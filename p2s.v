==> flow/design.v <==
`timescale 1ns/1ps
module p2s (sck, cs, rstn, clk,in_p2s, head_flag,miso);
input sck, cs, rstn, clk,head_flag;
input[13:0] in_p2s;
output  miso;
reg [13:0]reff_temp;
always@(negedge sck or negedge rstn)
	begin
		if(rstn==1'b0)
		reff_temp <=  14'd0;
		else if(head_flag==1'b0)
		reff_temp[13:0] <=  in_p2s[13:3];
		else
		reff_temp[13:0] <=  {reff_temp[12:0],1'd0};
	end
assign miso = (head_flag==1'b1)?reff_temp[13]:1'b0;
endmodule	
-- Tool chain data of p2s
What the tools print for p2s, step after step.
Lines are those of the file above, counted from 1.
Operators carry their Yosys type and port widths (W data, S select, Z words).
Library cell names are shortened.
The mark n/a stands for no value.
- top module: p2s
- clock port: sck
- cell library: sky130hd
- timing corner: tt_025C_1v80

-- After elaboration
Source: Yosys, flattened and elaborated, memories not mapped. Widths are those after wreduce; folded enables and synchronous resets count as part of the registers. Registers that Yosys merges into a memory's read port (data or address) are not register bits. Print and check cells do not count. Equal cells are merged and count once.
- bits in read-only memories: 0
- noted output and inout port bits: 1
- word width x clocked read ports: 0
- bits of input ports: 19
- memory bits (writable) at 0
- noted latch bits: 0
- memories: 0
- register bits after elaboration at 14
- order comparisons: 0
- noted reduce/logical cells: 0
- noted muxes and demuxes: 2
- shift operators: 0
- eq/ne operators: 0
- bitwise logic cells: 0
- add/subtract/negate cells at 0
- noted div/mod/pow operators: 0
- multiply operators at 0
- operators with widths (cell ; number):
    $mux W14 ; 1
    $mux W1 ; 1

-- Depth
Yosys ltp: most cells in a row. Word level: on the elaborated netlist, between registers, memories and ports. Mapped: between sequential cells and ports; inverters and the memories' decode and read muxes count.
- depth in word-level cells: 1
- noted ABC_AREA: 0
- mapped depth: 3
- noted depth with buffers taken out: 1

-- Mapped cells and area
The flow's flattened synthesis, as Yosys stat reports it; memories are mapped. The netlist is that of the ABC_AREA named above (0 if unset); the other value can give another one.
Totals and module areas in this step are rounded.
- cells in the netlist at 31
- noted synthesis area: 551.8 µm²
- noted mapped flip-flops: 14
- buffers: 2
- cells by type (cell type ; number):
    dfrtn_1 ; 14
    mux2_4 ; 5
    mux2_2 ; 5
    and2_2 ; 4
    buf_12 ; 1
    buf_6 ; 1
    and2b_2 ; 1

Wiki page: p2s / flow data

Measured results for p2s: 2 stored runs of the Yosys and OpenROAD flow on sky130hd. The settings differ; the order carries no meaning. The constraints put input and output delay at 20% of the set period each and load the outputs with 0.01 pF.
"overall power" is the tool's figure for a default switching activity; nothing was simulated.
The results are shown rounded.

Run 1

==> flow/run.sh <==
#!/bin/bash
# the make line also repeats the synthesis and layout settings of config.mk as NAME=value (left out here)
make -C /OpenROAD-flow-scripts/flow DESIGN_CONFIG=/design/flow/config.mk WORK_HOME=/design/flow/orfs CLKGATE_MAP_FILE= finish
==> flow/config.mk <==
export PLATFORM = sky130hd
export DESIGN_NAME = p2s
export DESIGN_NICKNAME = p2s
export VERILOG_FILES = /design/flow/design.v
export SDC_FILE = /design/flow/constraint.sdc
export NUM_CORES = 4
export LEC_CHECK = 0
export ABC_AREA = 0
export CAP_MARGIN = 20
export CELL_PAD_IN_SITES_GLOBAL_PLACEMENT = 2
export CORE_MARGIN = 2
export CORE_UTILIZATION = 52
export CTS_CLUSTER_SIZE = 36
export GPL_TIMING_DRIVEN = 0
export MAX_ROUTING_LAYER = met4
export PLACE_DENSITY = 0.48
export SETUP_SLACK_MARGIN = 0.15
export SLEW_MARGIN = 20
export TNS_END_PERCENT = 40
==> flow/constraint.sdc <==
create_clock -name core_clock -period 2.76 [get_ports {sck}]
set_input_delay 0.5520 -clock core_clock [delete_from_list [all_inputs] [get_ports {sck}]]
set_output_delay 0.5520 -clock core_clock [all_outputs]
set_load 0.01 [all_outputs]

Run 1: stopped before the end: placement reported GPL-0301.

Run 2

==> flow/run.sh <==
#!/bin/bash
# the make line also repeats the synthesis and layout settings of config.mk as NAME=value (left out here)
make -C /OpenROAD-flow-scripts/flow DESIGN_CONFIG=/design/flow/config.mk WORK_HOME=/design/flow/orfs CLKGATE_MAP_FILE= finish
==> flow/config.mk <==
export PLATFORM = sky130hd
export DESIGN_NAME = p2s
export DESIGN_NICKNAME = p2s
export VERILOG_FILES = /design/flow/design.v
export SDC_FILE = /design/flow/constraint.sdc
export NUM_CORES = 4
export LEC_CHECK = 0
export CAP_MARGIN = 20
export CORE_MARGIN = 2
export CORE_UTILIZATION = 40
export SETUP_SLACK_MARGIN = -0.17
export SLEW_MARGIN = 20
==> flow/constraint.sdc <==
create_clock -name core_clock -period 2.43 [get_ports {sck}]
set_input_delay 0.4860 -clock core_clock [delete_from_list [all_inputs] [get_ports {sck}]]
set_output_delay 0.4860 -clock core_clock [all_outputs]
set_load 0.01 [all_outputs]

Measured in run 2:
- synthesis area: 551.8 µm²
- noted the worst hold slack after layout: 420 ps
- noted the std-cell area (final layout): 770.7 µm²
- noted the die size: 1692 µm²
- noted the overall power: 0.4509 mW
- worst setup slack after layout: -142 ps
